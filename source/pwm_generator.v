==> flow/design.v <==
module pwm_generator #(
  parameter counter_width = 12
)(
  input aclk, 
  input resetn, 
  input [counter_width-1:0] period, 
  input [counter_width-1:0] comparator, 
  output reg [counter_width-1:0] counter, 
  output pwm
);
  always @(posedge aclk)
    if (!resetn)
      counter <= 1'b0;
    else 
      if (counter <= period)
        counter <= counter + 1;
      else 
        counter <= 0;
  assign pwm = (!resetn || (comparator < counter))? 1'b0: 1'b1;
endmodule
======== Tool chain data of pwm_generator ========
The steps from the RTL of pwm_generator to its reports follow in flow order.
Lines are those of the file above, counted from 1.
Cell names lack the library's common part.
The mark -- stands for no value.
inputs
  design top .............................. pwm_generator
  clock ................................... aclk
  library ................................. sky130hd
  timing corner ........................... tt_025C_1v80

======== Word level ========
Counts by Yosys on the flattened word-level netlist (proc, flatten, opt, wreduce; memories kept). Register bits leave out memories and registers merged into their read ports (data or address); mux counts leave out enables and synchronous resets folded into registers. Print and check cells are left out. Cells with the same type and inputs are merged into one.
storage and ports
  bits in registers ....................... 12
  elaborated cells ........................ 8
  bits of input ports ..................... 26
  output and inout bits ................... 13
operators by class
  $add $sub $neg .......................... 1
  magnitude comparators ................... 2
  multiplexer cells ....................... 1
  reduce/logical cells .................... 3
operators with widths
  cell                                            number
  adder 12 x 1 -> 12 bit (second input constant)  1
  less-or-equal comparator 12 bit                 1
  less-than comparator 12 bit                     1
  AND reduction 2 bit                             1
  logical OR 1 bit                                1
  zero test 1 bit                                 1
  2-to-1 mux 1 bit                                1

======== Longest topological paths ========
Longest topological path by Yosys (ltp), each cell counted once; first at word level (registers and memories cut), then after technology mapping (sequential cells cut; the memories' decode and read muxes count).
depth
  word-level depth ........................ 3
  ABC_AREA ................................ 0
  mapped depth ............................ 8
  gate-level depth less buffers ........... 7

======== Mapped cells and area ========
Yosys stat after the flow's synthesis: flattened, memories mapped to cells. It holds for the ABC_AREA given above (unset counts as 0); a run with the other value may have another netlist.
synthesis totals
  flip-flops .............................. 12
  buffer cells ............................ 1
  cell count .............................. 130
  synthesis area .......................... 1056.0 um^2
cells by type
  type      number
  ha_1      24
  dfxtp_1   12
  xnor2_1   10
  inv_1     23
  nor2_1    13
  nand4_1   7
  a21oi_1   7
  nand3_1   6
  nand2_1   5
  nor2b_1   3
  a211o_1   2
  a21o_1    2
  nor3_1    3
  a31oi_2   1
  nand2b_1  2
  buf_6     1
  o21ai_0   2
  a221oi_1  1
Other cell types: 6; their cells: 6.

======== Worst setup path after synthesis ========
Source: OpenSTA report_checks on the synthesized netlist (no wires, ideal clock, input and output delay 20% of the period each), path of least setup slack; recovery checks are left aside. Register names are those of the netlist, which keeps one name where synthesis merged equal registers.
path after synthesis
  path type ............................... register -> output
  from .................................... reg counter[5]
  to ...................................... out pwm
  output delay ............................ 458 ps
  path delay .............................. 1537 ps
  period .................................. 2290 ps
  slack ................................... 295 ps
  required time ........................... 1832 ps
  stages .................................. 7
  path buffers ............................ 0
  arrival ................................. 1537 ps
  synthesis period reached ................ 1995 ps
"path delay" is the arrival time less input delay plus setup time.
A path that ends at an output port has no setup time.
"stages": output pins that drive a net of the path, with the launching flip-flop's if there is one; two outputs of one cell count as two.
"synthesis period reached" is the clock period less the worst setup slack; recovery checks do not enter. This is arithmetic on one report: input and output delays are still those of the set period (20% each).
Between the ends stands the longest chain of elaborated cells between them, by number of cells; it is not shown to be the way that was timed. Of several equally long chains one is given.
Each line given opens the expression or statement behind the cell; cells for indexed reads and writes are added by Yosys, which also makes memories of some case tables.
A register here has more assigning lines than the two given.
between the ends, after synthesis
  path through ............................ dfxtp_1 -> inv_1 -> ha_1 -> a21o_1 -> a221oi_1 -> a21oi_1 -> o31a_1
  length of the longest elaborated chain .. 3
  elaborated cells on any way between the ends .. 3
  RTL lines with such cells ............... 1
  classes of those cells .................. 1 x compare; 1 x mux; 1 x reduce/logical
RTL lines, path after synthesis
  what                         RTL line  text
  from (decl)                  8         output reg [counter_width-1:0] counter,
  from (assign)                13        counter <= 1'b0;
  from (assign)                16        counter <= counter + 1;
  less-than comparator 12 bit  19        assign pwm = (!resetn || (comparator < counter))? 1'b0: 1'b1;
  logical OR 1 bit             19
  2-to-1 mux 1 bit             19
  to (decl)                    9         output pwm

======== Worst path after layout ========
From the final timing report of run 1: the path of least setup slack in the routed layout; clock arrival at registers is part of the times.
The report prints the path's times to 10 ps; the period is as set.
path after layout
  path type ............................... input -> output
  from .................................... in comparator[7]
  to ...................................... out pwm
  output delay ............................ 670 ps
  slack ................................... 200 ps
  stages .................................. 8
  required time ........................... 2670 ps
  period .................................. 3340 ps
  arrival ................................. 2470 ps
  path buffers ............................ 2
Between the ends stands the longest chain of elaborated cells between them, by number of cells; it is not shown to be the way that was timed. Of several equally long chains one is given.
between the ends, after layout
  path through ............................ clkdlybuf4s50_1 -> ha_1 -> and2_4 -> o2111ai_1 -> a211o_1 -> a21oi_1 -> o31a_1 -> dlygate4sd2_1
  length of the longest elaborated chain .. 3
  elaborated cells on any way between the ends .. 3
  RTL lines with such cells ............... 1
  classes of those cells .................. 1 x compare; 1 x mux; 1 x reduce/logical
RTL lines, path after layout
  what                         RTL line  text
  from (decl)                  7         input [counter_width-1:0] comparator,
  less-than comparator 12 bit  19        assign pwm = (!resetn || (comparator < counter))? 1'b0: 1'b1;
  logical OR 1 bit             19
  2-to-1 mux 1 bit             19
  to (decl)                    9         output pwm

Lab notebook: pwm_generator

Record of 2 stored runs of the RTL-to-layout flow on pwm_generator, platform sky130hd. The runs are unordered. Constraints: input delay and output delay 20% of the set period each, output load 0.01 pF.
"period achieved": clock period set for the run, less the worst setup slack. It is reckoned from that one timing run; input and output delays stay at 20% of the period that was set.
"worst setup path time" is the time allowed to the run's worst setup path (the clock period less input and output delay, where it has them) less its slack. Clock arrival times count: a late capture clock shortens it, a late launch clock lengthens it.
"total power of the final layout" is the tool's figure for a default switching activity; nothing was simulated.
"worst setup path time" is known to 10 ps.

---- run 1 ----
settings
  period_ns = 3.34
  CORE_UTILIZATION = 62
  PLACE_DENSITY = 0.75
  CORE_ASPECT_RATIO = 1.2
  TNS_END_PERCENT = 95
  CTS_CLUSTER_SIZE = 67
  SLEW_MARGIN = 40
  CAP_MARGIN = 20
  CORE_MARGIN = 2
results
  chip area in the Yosys report ........... 1056.0 um^2
  die footprint ........................... 2050.8 um^2
  standard-cell area after layout ......... 1491.4 um^2
  worst setup slack after layout .......... 199 ps
  period achieved ......................... 3141 ps
  final utilization ....................... 0.92
  total power of the final layout ......... 371.7 uW
  worst setup path time ................... 1810 ps
  class of the worst setup path ........... input -> output

---- run 2 ----
settings
  period_ns = 3.06
  CORE_UTILIZATION = 30
  PLACE_DENSITY_LB_ADDON = 0.14
  HOLD_SLACK_MARGIN = 0.16
  TNS_END_PERCENT = 100
  ABC_AREA = 1
  GPL_ROUTABILITY_DRIVEN = 0
  MAX_ROUTING_LAYER = met5
  CAP_MARGIN = 20
  CORE_MARGIN = 2
  SLEW_MARGIN = 20
results
  worst setup slack after layout .......... 252 ps
  total power of the final layout ......... 433.9 uW
  standard-cell area after layout ......... 1629.1 um^2
  period achieved ......................... 2808 ps
  final utilization ....................... 0.445
  die footprint ........................... 4331.0 um^2
  worst setup path time ................... 1580 ps
  class of the worst setup path ........... input -> output
  chip area in the Yosys report ........... 1146.1 um^2
