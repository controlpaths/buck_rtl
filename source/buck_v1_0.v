==> flow/design.v <==
module buck_v1_0 #(
  parameter model_data_width = 25,
  parameter model_decimal_width = 15
)(
  input aclk, 
  input resetn, 
  input clock_enable,
  input pwm, 
  input signed [model_data_width-1:0] input_voltage,
  input signed [model_data_width-1:0] period_inductor,
  input signed [model_data_width-1:0] period_capacitor,
  input signed [model_data_width-1:0] inverse_resistor,
  output reg signed [model_data_width-1:0] inductor_current,
  output signed [model_data_width-1:0] capacitor_current,
  output signed [model_data_width-1:0] output_current,
  output reg signed [model_data_width-1:0] output_voltage  
);
  wire signed [model_data_width-1:0] voltage_diff;  
  wire signed [(model_data_width*2)-1:0] voltage_diff_intl_2width;  
  wire signed [model_data_width-1:0] voltage_diff_intl;  
  wire signed [(model_data_width*2)-1:0] capacitor_current_intc_2width;  
  wire signed [model_data_width-1:0] capacitor_current_intc;  
  wire signed [(model_data_width*2)-1:0] output_current_2width;  
  assign voltage_diff = pwm? input_voltage - output_voltage: -output_voltage;
  assign voltage_diff_intl_2width = voltage_diff * period_inductor;
  assign voltage_diff_intl = voltage_diff_intl_2width >>> model_decimal_width;
  always @(posedge aclk)
    if (!resetn)
      inductor_current <= 0;
    else 
      if (clock_enable)
        inductor_current <= inductor_current + voltage_diff_intl;
  assign capacitor_current = inductor_current - output_current;
  assign capacitor_current_intc_2width = capacitor_current * period_capacitor;
  assign capacitor_current_intc = capacitor_current_intc_2width >>> model_decimal_width;
  always @(posedge aclk)
    if (!resetn)
      output_voltage <= 0;
    else 
      if (clock_enable)
        output_voltage <= output_voltage + capacitor_current_intc;
  assign output_current_2width = output_voltage * inverse_resistor;
  assign output_current = output_current_2width >>> model_decimal_width;
endmodule
## Tool chain data of buck_v1_0

Tool output for the design above, in the order of the flow.
Line numbers count from 1 in the design file above.
Library cell names are shortened.
A cell with n/a has no value.

| set-up | value |
|---|---|
| top module | buck_v1_0 |
| clock | aclk |
| standard-cell library | sky130hd |
| timing corner | tt_025C_1v80 |

## Elaborated design

Counts by Yosys on the flattened word-level netlist (proc, flatten, opt, wreduce; memories kept). Register bits leave out memories and registers merged into their read ports (data or address); mux counts leave out enables and synchronous resets folded into registers. Print and check cells are left out. Cells with the same type and inputs are merged into one.

| bit counts | value |
|---|---|
| flip-flop bits (word level) | 50 |
| output and inout bits | 100 |

| cells by class | value |
|---|---|
| $add $sub $neg | 5 |
| multiplexer cells | 1 |
| $mul | 3 |

Operators by type and width:

| cell | number |
|---|---|
| 25-bit by 25-bit multiplier with 40-bit output | 3 |
| 25-bit adder | 2 |
| 25-bit subtractor | 2 |
| 25-bit negator | 1 |
| 25-bit two-way mux | 1 |

## Logic depth

Longest topological path by Yosys (ltp), each cell counted once; first at word level (registers and memories cut), then after technology mapping (sequential cells cut; the memories' decode and read muxes count).

| depth | value |
|---|---|
| word-level depth | 4 |
| ABC_AREA | 0 |
| depth in mapped cells | 77 |

## Mapped cells and area

Yosys stat after the flow's synthesis: flattened, memories mapped to cells. It holds for the ABC_AREA given above (unset counts as 0); a run with the other value may have another netlist.
The area totals of this step are shown rounded.

Cells by type:

| type | number | area in all (um^2) |
|---|---|---|
| fa_1 | 1,615 | 3.23E+04 |
| inv_1 | 1,813 | 6.81E+03 |
| ha_1 | 479 | 5.99E+03 |
| and2_1 | 713 | 4.46E+03 |
| nand2_1 | 1,004 | 3.77E+03 |
| xnor2_1 | 189 | 1.66E+03 |
| clkbuf_1 | 314 | 1,178.63 |
| dfxtp_1 | 50 | 1,000.96 |
| a21oi_1 | 136 | 680.653 |
| nor2_1 | 164 | 615.59 |
| xor2_1 | 58 | 507.987 |
| nor2b_1 | 78 | 487.968 |
| o21ai_0 | 55 | 275.264 |
| a21o_1 | 36 | 270.259 |
| mux2i_1 | 25 | 250.24 |
| nand2b_1 | 40 | 250.24 |
| nor3_1 | 37 | 185.178 |
| o21a_1 | 22 | 165.158 |

Other cell types: 52; their cells: 250.

| synthesis totals | value |
|---|---|
| buffers | 335 |
| synthesis area | 62,700 um^2 |
| sequential part of the area | 1,000 um^2 |
| cell count | 7,078 |
| flip-flops | 50 |

## Timing after synthesis

Path of least setup slack by OpenSTA after synthesis, without wires, with an ideal clock, recovery checks aside; 20% of the period is set as input and as output delay. Where synthesis merged equal registers, the netlist keeps one of their names.

| path after synthesis | value |
|---|---|
| kind | input-to-reg |
| start | input port inverse_resistor[1] |
| end | register output_voltage[24] |
| data required time | 21.585 ns |
| data arrival time | 19.965 ns |
| launch time at the first pin | 4.340 ns |
| path delay | 15.740 ns |
| external input delay | 4.340 ns |
| buffers on the path | 2 |
| period | 21.7 ns |
| setup time | 0.115 ns |
| setup slack | 1.620 ns |
| driving pins on the path | 71 |
| synthesis period reached | 20.08 ns |

"path delay" is the arrival time less input delay plus setup time.
"driving pins on the path" counts driving pins, that of a launching flip-flop among them; a cell with two outputs on the path counts twice.
"synthesis period reached" = period - worst setup slack (recovery checks aside). The figure is calculated, with input and output delays left at 20% of the set period.
The rows between start and end are the longest chain of elaborated cells between them; the timing report does not say that the signal goes this way. Where chains are equally long, one stands for them.
Each line given opens the expression or statement behind the cell; cells for indexed reads and writes are added by Yosys, which also makes memories of some case tables.

| on the way, after synthesis | value |
|---|---|
| cell sequence | clkbuf_1 and2_1 fa_1 fa_1 inv_1 fa_1 fa_1 fa_1 inv_1 fa_1 inv_1 fa_1 inv_1 ha_1 a21oi_1 nor2_1 a211oi_1 a31oi_1 [35 not listed] nor2_1 nor2b_1 nor3_1 nor2_1 ha_1 a21o_1 a21oi_1 o2111ai_1 nand2_1 o21ai_0 or4_1 a41oi_1 o21ai_0 xor2_1 xnor3_1 nand2_1 xnor2_1 and2_1 |
| cells in the longest elaborated chain | 4 |

RTL lines, path after synthesis:

| what | RTL line | text |
|---|---|---|
| start, declared | 12 | `input signed [model_data_width-1:0] inverse_resistor,` |
| 25-bit by 25-bit multiplier with 40-bit output | 42 | `assign output_current_2width = output_voltage * inverse_resistor;` |
| 25-bit subtractor | 33 | `assign capacitor_current = inductor_current - output_current;` |
| 25-bit by 25-bit multiplier with 40-bit output | 34 | `assign capacitor_current_intc_2width = capacitor_current * period_capacitor;` |
| 25-bit adder | 41 | `output_voltage <= output_voltage + capacitor_current_intc;` |
| end, assigned | 38 | `output_voltage <= 0;` |
| end, assigned | 41 |  |
| end, declared | 16 | `output reg signed [model_data_width-1:0] output_voltage` |

Some nets on the timed path still bear RTL names; the line given drives or declares the net.

Named nets, after synthesis:

| net | RTL line |
|---|---|
| capacitor_current[16] | 33 |

## Timing after layout

Path of least setup slack in the final report of job 1 (OpenROAD, finished layout, wires in). Where an end is a register, its clock arrival counts in the times.

| path after layout | value |
|---|---|
| kind | input-to-reg |
| start | input port inverse_resistor[1] |
| end | register output_voltage[24] |
| data arrival time | 25.03 ns |
| buffers on the path | 1 |
| external input delay | 5.32 ns |
| driving pins on the path | 70 |
| setup time | 0.10 ns |
| setup slack | 1.77 ns |
| period | 26.6 ns |
| launch time at the first pin | 5.32 ns |
| data required time | 26.80 ns |

The rows between start and end are the longest chain of elaborated cells between them; the timing report does not say that the signal goes this way. Where chains are equally long, one stands for them.

| on the way, after layout | value |
|---|---|
| cell sequence | clkdlybuf4s50_1 and2_1 fa_1 inv_1 fa_1 fa_1 inv_1 ha_1 fa_1 fa_1 inv_1 fa_1 inv_1 ha_1 nand2_1 a21oi_1 o2111ai_1 a211oi_1 [34 not listed] ha_1 o21ai_0 a21oi_1 o21a_1 a21oi_1 a21oi_1 and2_1 o21ai_0 a21oi_1 ha_1 a21o_1 a41oi_1 o21ai_0 xor2_1 xnor3_1 nand2_1 xnor2_1 and2_1 |
| cells in the longest elaborated chain | 4 |

RTL lines, path after layout:

| what | RTL line | text |
|---|---|---|
| start, declared | 12 | `input signed [model_data_width-1:0] inverse_resistor,` |
| 25-bit by 25-bit multiplier with 40-bit output | 42 | `assign output_current_2width = output_voltage * inverse_resistor;` |
| 25-bit subtractor | 33 | `assign capacitor_current = inductor_current - output_current;` |
| 25-bit by 25-bit multiplier with 40-bit output | 34 | `assign capacitor_current_intc_2width = capacitor_current * period_capacitor;` |
| 25-bit adder | 41 | `output_voltage <= output_voltage + capacitor_current_intc;` |
| end, assigned | 38 | `output_voltage <= 0;` |
| end, assigned | 41 |  |
| end, declared | 16 | `output reg signed [model_data_width-1:0] output_voltage` |

## Implementation results

Measured results for buck_v1_0: 2 stored runs of the Yosys and OpenROAD flow on sky130hd. The settings differ; the order carries no meaning. The constraints put input and output delay at 20% of the set period each and load the outputs with 0.01 pF.
"worst setup path time" = time allowed to the worst setup path (clock period - input delay - output delay, where it has them) - its slack; a late launch clock adds to it, a late capture clock takes from it.
The results are shown rounded.
Settings: . = not set for that run.

| name | job 1 | job 2 |
|---|---|---|
| period_ns | 26.6 | 21.9 |
| CORE_UTILIZATION | 26 | 27 |
| PLACE_DENSITY_LB_ADDON | 0.16 | 0.01 |
| CORE_ASPECT_RATIO | 0.91 | . |
| ABC_AREA | 0 | 0 |
| GPL_ROUTABILITY_DRIVEN | 0 | 1 |
| CTS_CLUSTER_SIZE | 71 | 53 |
| CAP_MARGIN | 5 | 20 |
| SLEW_MARGIN | 10 | 20 |
| CORE_MARGIN | 2 | 4 |
| GPL_TIMING_DRIVEN | . | 1 |
| CTS_CLUSTER_DIAMETER | . | 104 |
| MIN_ROUTING_LAYER | . | met1 |
| synthesized cell area (um^2) | 62,700 | 62,700 |
| overall die area (um^2) | 245,000 | 240,000 |
| standard-cell area after routing (um^2) | 69,000 | 70,700 |
| utilization after layout (%) | 28.9 | 30.7 |
| setup slack of the worst path (ns) | 1.77 | 1.02 |
| worst setup path time (ns) | 19.51 | 16.50 |
| type of the worst setup path | input-to-reg | input-to-reg |
