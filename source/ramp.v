==> flow/design.v <==
module ramp #(
  parameter signal_width = 12
)(
  input aclk, 
  input resetn, 
  input clock_enable,
  input [signal_width-1:0] goal, 
  output reg [signal_width-1:0] out_ramp 
);
  always @(posedge aclk)
    if (!resetn)
      out_ramp <= 0;
    else 
      if (clock_enable)
        if (goal > out_ramp)
          out_ramp <= out_ramp + 1;
        else if (goal < out_ramp)
          out_ramp <= out_ramp - 1;
        else
          out_ramp <= out_ramp;
endmodule
# --- From RTL to reports: ramp ---
# Tool output for the design above, in the order of the flow.
# Lines are those of the file above, counted from 1.
# Cell names lack the library's common part.
inputs:
  top: "ramp"
  clock_port: "aclk"
  library: "sky130hd"
  pvt_corner: "tt_025C_1v80"

# --- After elaboration ---
# Counts by Yosys on the flattened word-level netlist (proc, flatten, opt, wreduce; memories kept). Register bits leave out memories and registers merged into their read ports (data or address). Print and check cells are left out. Cells with the same type and inputs are merged into one.
word_totals:
  elab_cells: 9
  register_bits: 12
  output_inout_bits: 12
  memories: 0
  mem_bits_rw: 0
  in_bits: 15
  rom_bits: 0
  clocked_rd_ports_x_width: 0
  latchBits: 0
op_classes:
  div_mod_pow: 0
  equal: 0
  multipliers: 0
  compare: 2
  n_logic: 0
  shift: 0
  reduce_logical: 2
  n_mux: 2
  addsub: 2
ops:
  columns: ["operator", "count"]
  rows:
  - ["12-bit 2-to-1 mux", 2]
  - ["12-bit by 1-bit adder with 12-bit output (second input constant)", 1]
  - ["12-bit by 1-bit subtractor with 12-bit output (second input constant)", 1]
  - ["12-bit greater-than comparator", 1]
  - ["12-bit less-than comparator", 1]
  - ["2-bit AND reduction", 1]
  - ["2-bit nonzero test", 1]

# --- Logic depth ---
# Longest topological path by Yosys (ltp), each cell counted once; first at word level (registers and memories cut), then after technology mapping (sequential cells cut; the memories' decode and read muxes count).
logic_depth:
  word_depth: 3
  ABC_AREA: 0
  ltp_mapped: 15
  ltp_nobuf: 15

# --- Netlist ---
# Source: synth_stat.txt of the flow (Yosys; design flattened, memories mapped). It holds for the ABC_AREA given above (unset counts as 0); a run with the other value may have another netlist.
# Totals and module areas in this step are rounded.
mapped:
  sequential_area_um2: 240.2
  yosys_area_um2: 1299
  buffers: 2
  stdcells: 143
  flip_flops: 12
types:
  columns: ["cell_type", "count"]
  rows:
  - ["ha_1", 22]
  - ["dfxtp_1", 12]
  - ["mux2i_1", 8]
  - ["inv_1", 12]
  - ["xnor2_1", 5]
  - ["a21oi_1", 8]
  - ["nand2_1", 10]
  - ["nor2b_1", 6]
  - ["nand4_1", 5]
  - ["nor4b_4", 1]
  - ["a21o_1", 3]
  - ["nand3b_1", 3]
  - ["o21a_1", 3]
  - ["o211ai_4", 1]
  - ["o31ai_4", 1]
  - ["fa_1", 1]
  - ["o21ai_0", 4]
  - ["and2_1", 3]
# Not listed: further types 27, cells in them 35.

# --- Path before layout ---
# Source: OpenSTA report_checks on the synthesized netlist (no wires, ideal clock, input and output delay 20% of the period each), path of least setup slack; recovery checks are left aside. Register names are those of the netlist, which keeps one name where synthesis merged equal registers.
synth_path:
  kind: "input-to-reg"
  start: "in (name not given)"
  end: "reg out_ramp[10]"
  tclk_ns: 5.88
  t_arrival_ns: 4.165
  delay_ns: 3.054
  path_stages: 13
  path_buffers: 0
  t_required_ns: 5.815
  setup_time_ns: 0.065
  slack_ns: 1.650
  t_first_pin_ns: 1.176
  period_less_setup_slack_ns: 4.23
# "delay_ns" = arrival - input delay + setup time.
# "path_stages" counts driving pins, that of a launching flip-flop among them; a cell with two outputs on the path counts twice.
# "period_less_setup_slack_ns" is the clock period less the worst setup slack; recovery checks do not enter. This is arithmetic on one report: input and output delays are still those of the set period (20% each).
# Between the ends stands the longest chain of elaborated cells between them, by number of cells; it is not shown to be the way that was timed. Of several equally long chains one is given.
# Each line given opens the expression or statement behind the cell; cells for indexed reads and writes are added by Yosys, which also makes memories of some case tables.
# A register here has more assigning lines than the two given.
synth_via:
  cell_sequence: "ha_1 > nor2b_4 > o211ai_4 > a21oi_4 > nor4b_4 > o21bai_1 > ha_1 > a211o_1 > a221oi_2 > mux2_1 > nand4_1 > mux2i_1 > nor2b_1"
  elab_chain_cells: 3
  cells_between: 6
  cone_lines: 2
  cone_classes: "2 x compare; 2 x mux; 2 x reduce/logical"
synth_rtl:
  columns: ["element", "line_no", "text"]
  rows:
  - ["start: declaration", 7, null]
  - ["12-bit less-than comparator", 17, null]
  - ["12-bit 2-to-1 mux", 17, null]
  - ["12-bit 2-to-1 mux", 15, null]
  - ["end: assignment", 16, "out_ramp <= out_ramp + 1;"]
  - ["end: assignment", 18, "out_ramp <= out_ramp - 1;"]
  - ["end: declaration", 8, "output reg [signal_width-1:0] out_ramp"]

# --- Worst path after layout ---
# From the final timing report of job 2: the path of least setup slack in the routed layout; clock arrival at registers is part of the times.
layout_path:
  kind: "input-to-reg"
  start: "in (name not given)"
  end: "reg out_ramp[11]"
  tclk_ns: 4.42
  t_first_pin_ns: 0.88
  setup_time_ns: 0.11
  t_required_ns: 4.60
  path_stages: 15
  path_buffers: 1
  t_arrival_ns: 4.58
  slack_ns: 0.03
# Between the ends stands the longest chain of elaborated cells between them, by number of cells; it is not shown to be the way that was timed. Of several equally long chains one is given.
# A register here has more assigning lines than the two given.
layout_via:
  cell_sequence: "clkdlybuf4s50_1 > ha_1 > a21o_1 > a21oi_1 > a21oi_1 > nor4b_4 > o21bai_4 > ha_1 > a211oi_1 > nor2_1 > o31ai_1 > a21boi_1 > o21ai_0 > o2bb2ai_1 > mux2i_1"
  elab_chain_cells: 3
  cells_between: 6
  cone_lines: 2
  cone_classes: "2 x compare; 2 x mux; 2 x reduce/logical"
layout_rtl:
  columns: ["element", "line_no", "text"]
  rows:
  - ["start: declaration", 7, null]
  - ["12-bit less-than comparator", 17, null]
  - ["12-bit 2-to-1 mux", 17, null]
  - ["12-bit 2-to-1 mux", 15, null]
  - ["end: assignment", 16, "out_ramp <= out_ramp + 1;"]
  - ["end: assignment", 18, "out_ramp <= out_ramp - 1;"]
  - ["end: declaration", 8, "output reg [signal_width-1:0] out_ramp"]

Subject: flow runs of ramp

Hi,

Design ramp on sky130hd. What follows are 2 stored runs of the flow, each under its own settings; their order means nothing. The constraints put input and output delay at 20% of the set period each and load the outputs with 0.01 pF.
"achieved_period_ns" is the run's clock period less its worst setup slack. It is reckoned from that one timing run; input and output delays stay at 20% of the period that was set.
"worst_setup_path_time_ns" is the time allowed to the run's worst setup path (the clock period less input and output delay, where it has them) less its slack. Clock arrival times count: a late capture clock shortens it, a late launch clock lengthens it.
"power_uw" rests on the timing tool's default activity at the inputs, not on a simulated workload.
Values from the reports are rounded here.

--- job 1 ---
==> flow/run.sh <==
#!/bin/bash
# the make line also repeats the synthesis and layout settings of config.mk as NAME=value (left out here)
make -C /OpenROAD-flow-scripts/flow DESIGN_CONFIG=/design/flow/config.mk WORK_HOME=/design/flow/orfs CLKGATE_MAP_FILE= finish
==> flow/config.mk <==
export PLATFORM = sky130hd
export DESIGN_NAME = ramp
export DESIGN_NICKNAME = ramp
export VERILOG_FILES = /design/flow/design.v
export SDC_FILE = /design/flow/constraint.sdc
export NUM_CORES = 4
export LEC_CHECK = 0
export CAP_MARGIN = 20
export CORE_MARGIN = 2
export CORE_UTILIZATION = 72
export CTS_CLUSTER_SIZE = 18
export MIN_ROUTING_LAYER = met2
export PLACE_DENSITY_LB_ADDON = 0.23
export SLEW_MARGIN = 20
==> flow/constraint.sdc <==
create_clock -name core_clock -period 7.37 [get_ports {aclk}]
set_input_delay 1.4740 -clock core_clock [delete_from_list [all_inputs] [get_ports {aclk}]]
set_output_delay 1.4740 -clock core_clock [all_outputs]
set_load 0.01 [all_outputs]

==> results, as YAML <==
outcome: "incomplete, placement halted on FLW-0024"

--- job 2 ---
==> flow/run.sh <==
#!/bin/bash
# the make line also repeats the synthesis and layout settings of config.mk as NAME=value (left out here)
make -C /OpenROAD-flow-scripts/flow DESIGN_CONFIG=/design/flow/config.mk WORK_HOME=/design/flow/orfs CLKGATE_MAP_FILE= finish
==> flow/config.mk <==
export PLATFORM = sky130hd
export DESIGN_NAME = ramp
export DESIGN_NICKNAME = ramp
export VERILOG_FILES = /design/flow/design.v
export SDC_FILE = /design/flow/constraint.sdc
export NUM_CORES = 4
export LEC_CHECK = 0
export ABC_AREA = 0
export CAP_MARGIN = 30
export CELL_PAD_IN_SITES_DETAIL_PLACEMENT = 0
export CORE_MARGIN = 2
export CORE_UTILIZATION = 67
export GPL_ROUTABILITY_DRIVEN = 1
export MAX_ROUTING_LAYER = met4
export SLEW_MARGIN = 20
==> flow/constraint.sdc <==
create_clock -name core_clock -period 4.42 [get_ports {aclk}]
set_input_delay 0.8840 -clock core_clock [delete_from_list [all_inputs] [get_ports {aclk}]]
set_output_delay 0.8840 -clock core_clock [all_outputs]
set_load 0.01 [all_outputs]

==> results, as YAML <==
results:
  yosys_chip_area_um2: 1299
  total_die_area_um2: 2306
  worst_setup_path_time_ns: 3.51
  path_kind: "input-to-reg"
  power_uw: 1311
  fin_tns_ns: 0.000
  utilization_pct: 94.0
  achieved_period_ns: 4.391
  setup_worst_slack_ns: 0.029

Regards
